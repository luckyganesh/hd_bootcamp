==> flow/design.v <==
module Cell(out, clk, neighbouringCells, initialState, initialize);
  input clk, initialState, initialize;
  input [7:0] neighbouringCells;
  output out;
  reg out;
  wire [3:0] liveCells;
  assign liveCells = neighbouringCells[0] + neighbouringCells[1] + neighbouringCells[2] + neighbouringCells[3] + neighbouringCells[4] + neighbouringCells[5] + neighbouringCells[6] + neighbouringCells[7];  
  always @ ( posedge clk)
    begin
      if(initialize)
          out = initialState;
      else if ( liveCells == 2'b11 )
        out = 1'b1;
      else if( liveCells != 2'b10 )
        out = 1'b0;
    end
endmodule
module gol(out, in, initialise,clk);
  input [2:0][2:0] in;
  output [2:0] [2:0] out;
  input initialise,clk;
  wire [7:0] neighbouringCells_0_0;
  wire [7:0] neighbouringCells_0_1;
  wire [7:0] neighbouringCells_0_2;
  wire [7:0] neighbouringCells_1_0;
  wire [7:0] neighbouringCells_1_1;
  wire [7:0] neighbouringCells_1_2;
  wire [7:0] neighbouringCells_2_0;
  wire [7:0] neighbouringCells_2_1;
  wire [7:0] neighbouringCells_2_2;
  assign neighbouringCells_0_0[0] = out[0][1];
  assign neighbouringCells_0_0[1] = out[1][0];
  assign neighbouringCells_0_0[2] = out[1][1];
  assign neighbouringCells_0_0[3] = 0;
  assign neighbouringCells_0_0[4] = 0;
  assign neighbouringCells_0_0[5] = 0;
  assign neighbouringCells_0_0[6] = 0;
  assign neighbouringCells_0_0[7] = 0;
  assign neighbouringCells_0_1[0] = out[0][0];
  assign neighbouringCells_0_1[1] = out[0][2];
  assign neighbouringCells_0_1[2] = out[1][0];
  assign neighbouringCells_0_1[3] = out[1][1];
  assign neighbouringCells_0_1[4] = out[1][2];
  assign neighbouringCells_0_1[5] = 0;
  assign neighbouringCells_0_1[6] = 0;
  assign neighbouringCells_0_1[7] = 0;
  assign neighbouringCells_0_2[0] = out[0][1];
  assign neighbouringCells_0_2[1] = out[1][1];
  assign neighbouringCells_0_2[2] = out[1][2];
  assign neighbouringCells_0_2[3] = 0;
  assign neighbouringCells_0_2[4] = 0;
  assign neighbouringCells_0_2[5] = 0;
  assign neighbouringCells_0_2[6] = 0;
  assign neighbouringCells_0_2[7] = 0;
  assign neighbouringCells_1_0[0] = out[0][0];
  assign neighbouringCells_1_0[1] = out[0][1];
  assign neighbouringCells_1_0[2] = out[1][1];
  assign neighbouringCells_1_0[3] = out[2][0];
  assign neighbouringCells_1_0[4] = out[2][1];
  assign neighbouringCells_1_0[5] = 0;
  assign neighbouringCells_1_0[6] = 0;
  assign neighbouringCells_1_0[7] = 0;
  assign neighbouringCells_1_1[0] = out[0][0];
  assign neighbouringCells_1_1[1] = out[0][1];
  assign neighbouringCells_1_1[2] = out[0][2];
  assign neighbouringCells_1_1[3] = out[1][0];
  assign neighbouringCells_1_1[4] = out[1][2];
  assign neighbouringCells_1_1[5] = out[2][0];
  assign neighbouringCells_1_1[6] = out[2][1];
  assign neighbouringCells_1_1[7] = out[2][2];
  assign neighbouringCells_1_2[0] = out[0][1];
  assign neighbouringCells_1_2[1] = out[0][2];
  assign neighbouringCells_1_2[2] = out[1][1];
  assign neighbouringCells_1_2[3] = out[2][1];
  assign neighbouringCells_1_2[4] = out[2][2];
  assign neighbouringCells_1_2[5] = 0;
  assign neighbouringCells_1_2[6] = 0;
  assign neighbouringCells_1_2[7] = 0;
  assign neighbouringCells_2_0[0] = out[1][0];
  assign neighbouringCells_2_0[1] = out[1][1];
  assign neighbouringCells_2_0[2] = out[2][1];
  assign neighbouringCells_2_0[3] = 0;
  assign neighbouringCells_2_0[4] = 0;
  assign neighbouringCells_2_0[5] = 0;
  assign neighbouringCells_2_0[6] = 0;
  assign neighbouringCells_2_0[7] = 0;
  assign neighbouringCells_2_1[0] = out[1][0];
  assign neighbouringCells_2_1[1] = out[1][1];
  assign neighbouringCells_2_1[2] = out[1][2];
  assign neighbouringCells_2_1[3] = out[2][0];
  assign neighbouringCells_2_1[4] = out[2][2];
  assign neighbouringCells_2_1[5] = 0;
  assign neighbouringCells_2_1[6] = 0;
  assign neighbouringCells_2_1[7] = 0;
  assign neighbouringCells_2_2[0] = out[1][1];
  assign neighbouringCells_2_2[1] = out[1][2];
  assign neighbouringCells_2_2[2] = out[2][1];
  assign neighbouringCells_2_2[3] = 0;
  assign neighbouringCells_2_2[4] = 0;
  assign neighbouringCells_2_2[5] = 0;
  assign neighbouringCells_2_2[6] = 0;
  assign neighbouringCells_2_2[7] = 0;
  Cell Cell_0_0(out[0][0], clk, neighbouringCells_0_0, in[0][0], initialise);
  Cell Cell_0_1(out[0][1], clk, neighbouringCells_0_1, in[0][1], initialise);
  Cell Cell_0_2(out[0][2], clk, neighbouringCells_0_2, in[0][2], initialise);
  Cell Cell_1_0(out[1][0], clk, neighbouringCells_1_0, in[1][0], initialise);
  Cell Cell_1_1(out[1][1], clk, neighbouringCells_1_1, in[1][1], initialise);
  Cell Cell_1_2(out[1][2], clk, neighbouringCells_1_2, in[1][2], initialise);
  Cell Cell_2_0(out[2][0], clk, neighbouringCells_2_0, in[2][0], initialise);
  Cell Cell_2_1(out[2][1], clk, neighbouringCells_2_1, in[2][1], initialise);
  Cell Cell_2_2(out[2][2], clk, neighbouringCells_2_2, in[2][2], initialise);
endmodule
Reports on gol. What the tools print for gol, step after step. Line numbers count from 1 in the design file above. Operators: Yosys type, input widths -> output width; for muxes data width and select width s. Library cell names are shortened. The mark n/a stands for no value.

Design top: gol. Clock input: clk. Library: sky130hd. Timing corner: tt_025C_1v80.

After elaboration. Counts by Yosys on the flattened word-level netlist (proc, flatten, opt, wreduce; memories kept). Register bits leave out memories and registers merged into their read ports (data or address). Print and check cells are left out. Cells with the same type and inputs are merged into one.

Under mux-type cells stands 27. Bitwise logic cells: 0. For reduce/logical cells the number is 9. The figure for $mul is 0. Div/mod/pow operators: 0. Under equal/unequal tests stands 18. Shift operators: 0. The figure for magnitude comparators is 0. Add/subtract/negate cells: 29.

Operator list (number): $add 4x1->4 (22); $eq 4x2->1 const B (9); $ne 4x2->1 const B (9); $reduce_bool 3->1 (9); $mux 1 (27); $add 1x1->2 (7).

The entry for latch bits reads 0. The entry for flip-flop bits (word level) reads 9. Under memories kept stands 0. Cells after elaboration: 92. Clocked read ports x word width: 0. The entry for memory bits (read-only) reads 0. For bits in writable memories the number is 0.

Depth. Depth = most cells in a row (Yosys ltp): at word level without a register or memory, in the mapped netlist without a sequential cell, where the memories' decode and read muxes count.

The figure for word-level depth is 11. ABC_AREA: 0. The figure for gate-level depth with buffers is 11.

Netlist. Yosys stat after the flow's synthesis: flattened, memories mapped to cells. It holds for the ABC_AREA given above (unset counts as 0); a run with the other value may have another netlist. The area totals of this step are shown rounded.

Cell area after synthesis: 1300 um2. Under mapped cells stands 124. Flip-flops: 9.

Cell types (number): fa_1 (16); edfxtp_1 (9); ha_1 (21); inv_1 (28); or4b_1 (7); buf_4 (9); nand3b_1 (8); o21ai_0 (8); nand2_1 (10); or4b_4 (1); buf_6 (1); o41ai_1 (1); or4_1 (1); a31oi_1 (1); nor2b_1 (1); buf_2 (1); nor2_1 (1).

By module: a second synthesis without flattening, with its own total; a netlist apart from the flattened one above.

For cells (unflattened synthesis) the number is 244. The figure for area total of the unflattened synthesis is 2200 um2.

Rows give one instance, submodules left out.

By module: Cell (cells 27, times used 9, area 240 um2); gol (cells 1, times used 1, area 3.8 um2).

Worst setup path after synthesis. Source: OpenSTA report_checks on the synthesized netlist (no wires, ideal clock, input and output delay 20% of the period each), path of least setup slack; recovery checks are left aside. Register names are those of the netlist, which keeps one name where synthesis merged equal registers.

Kind: register to register. Start: register Cell_0_1.out. End: register Cell_1_1.out. Setup slack: 0.811 ns. Under delay of the path stands 3.419 ns. Arrival: 3.158 ns. Under driving pins on the path stands 10. Clock period: 4.23 ns. The figure for synthesis period reached is 3.419 ns.

"delay of the path" = arrival - input delay + setup time. "driving pins on the path": output pins that drive a net of the path, with the launching flip-flop's if there is one; two outputs of one cell count as two. "synthesis period reached" = period - worst setup slack (recovery checks aside). The figure is calculated, with input and output delays left at 20% of the set period. The rows between start and end are the longest chain of elaborated cells between them; the timing report does not say that the signal goes this way. Where chains are equally long, one stands for them. Each line given opens the expression or statement behind the cell; cells for indexed reads and writes are added by Yosys, which also makes memories of some case tables. A register here has more assigning lines than the two given. Only ways into the end's enable, where the timed path ends, are counted here.

Cell sequence: edfxtp_1 ha_1 inv_1 fa_1 fa_1 inv_1 fa_1 inv_1 fa_1 or4_1. The entry for length of the longest elaborated chain reads 9. The figure for elaborated cells on any way between the ends is 10. Source lines of those cells: 3. Classes of those cells: add/sub (7); eq/ne (2); reduce/logical (1).

Ends and longest elaborated chain, post-synthesis: start: declaration (line 4) `output out;`; start: assignment (line 11) `out = initialState;`; start: assignment (line 13) `out = 1'b1;`; $add 1x1->2 (line 7) `assign liveCells = neighbouringCells[0] + neighbouringCells[1] + neighbouringCells[2] + neighbouringCells[3] + ...`; $add 4x1->4 (6 in a row) (line 7); $ne 4x2->1 (line 14) `else if( liveCells != 2'b10 )`; $reduce_bool 3->1; end: assignment (line 11); end: assignment (line 13); end: declaration (line 4).

Worst path after layout. Path of least setup slack in the final report of job 2 (OpenROAD, finished layout, wires in). Where an end is a register, its clock arrival counts in the times.

Kind: register to register. Start: register Cell_0_0.out. End: register Cell_1_1.out. Setup slack: 0.57 ns. Clock period: 4.0 ns. Under driving pins on the path stands 10. Arrival: 3.43 ns.

The rows between start and end are the longest chain of elaborated cells between them; the timing report does not say that the signal goes this way. Where chains are equally long, one stands for them. A register here has more assigning lines than the two given. Only ways into the end's enable, where the timed path ends, are counted here.

Cell sequence: edfxtp_1 ha_1 inv_1 fa_1 fa_1 inv_1 fa_1 inv_1 fa_1 or4_1. The entry for length of the longest elaborated chain reads 9. The figure for elaborated cells on any way between the ends is 10. Source lines of those cells: 3. Classes of those cells: add/sub (7); eq/ne (2); reduce/logical (1).

Ends and longest elaborated chain, after layout: start: declaration (line 4) `output out;`; start: assignment (line 11) `out = initialState;`; start: assignment (line 13) `out = 1'b1;`; $add 1x1->2 (line 7) `assign liveCells = neighbouringCells[0] + neighbouringCells[1] + neighbouringCells[2] + neighbouringCells[3] + ...`; $add 4x1->4 (6 in a row) (line 7); $ne 4x2->1 (line 14) `else if( liveCells != 2'b10 )`; $reduce_bool 3->1; end: assignment (line 11); end: assignment (line 13); end: declaration (line 4).

Add stored flow runs of gol

2 stored runs of gol in the flow (synthesis by Yosys, layout by OpenROAD, sky130hd cells), in arbitrary order. Constraints: input delay and output delay 20% of the set period each, output load 0.01 pF. The measured numbers are rounded.

Files of job 1:
==> flow/run.sh <==
#!/bin/bash
# the make line also repeats the synthesis and layout settings of config.mk as NAME=value (left out here)
make -C /OpenROAD-flow-scripts/flow DESIGN_CONFIG=/design/flow/config.mk WORK_HOME=/design/flow/orfs CLKGATE_MAP_FILE= finish
==> flow/config.mk <==
export PLATFORM = sky130hd
export DESIGN_NAME = gol
export DESIGN_NICKNAME = gol
export VERILOG_FILES = /design/flow/design.v
export SDC_FILE = /design/flow/constraint.sdc
export NUM_CORES = 4
export LEC_CHECK = 0
export ABC_AREA = 0
export CAP_MARGIN = 20
export CELL_PAD_IN_SITES_GLOBAL_PLACEMENT = 3
export CORE_ASPECT_RATIO = 1.71
export CORE_MARGIN = 2
export CORE_UTILIZATION = 62
export CTS_CLUSTER_SIZE = 26
export GPL_ROUTABILITY_DRIVEN = 0
export MAX_ROUTING_LAYER = met4
export MIN_ROUTING_LAYER = met1
export SETUP_SLACK_MARGIN = 1.69
export SLEW_MARGIN = 20
==> flow/constraint.sdc <==
create_clock -name core_clock -period 5.68 [get_ports {clk}]
set_input_delay 1.1360 -clock core_clock [delete_from_list [all_inputs] [get_ports {clk}]]
set_output_delay 1.1360 -clock core_clock [all_outputs]
set_load 0.01 [all_outputs]

Outcome of job 1: incomplete, placement halted on GPL-0301.

Files of job 2:
==> flow/run.sh <==
#!/bin/bash
# the make line also repeats the synthesis and layout settings of config.mk as NAME=value (left out here)
make -C /OpenROAD-flow-scripts/flow DESIGN_CONFIG=/design/flow/config.mk WORK_HOME=/design/flow/orfs CLKGATE_MAP_FILE= finish
==> flow/config.mk <==
export PLATFORM = sky130hd
export DESIGN_NAME = gol
export DESIGN_NICKNAME = gol
export VERILOG_FILES = /design/flow/design.v
export SDC_FILE = /design/flow/constraint.sdc
export NUM_CORES = 4
export LEC_CHECK = 0
export CAP_MARGIN = 20
export CORE_MARGIN = 2
export CORE_UTILIZATION = 40
export SLEW_MARGIN = 20
==> flow/constraint.sdc <==
create_clock -name core_clock -period 4.0 [get_ports {clk}]
set_input_delay 0.8000 -clock core_clock [delete_from_list [all_inputs] [get_ports {clk}]]
set_output_delay 0.8000 -clock core_clock [all_outputs]
set_load 0.01 [all_outputs]

Results of job 2. The chip area in the Yosys report is 1300 um2. For the sum of negative setup slack the run shows 0.000 ns. For the standard-cell area of the final layout the run shows 1500 um2. The measured area inside the die boundary is 3700 um2. The worst hold slack after layout stands at 0.88 ns. The measured worst setup slack after layout is 0.57 ns. The measured utilization of the finished layout is 48%.
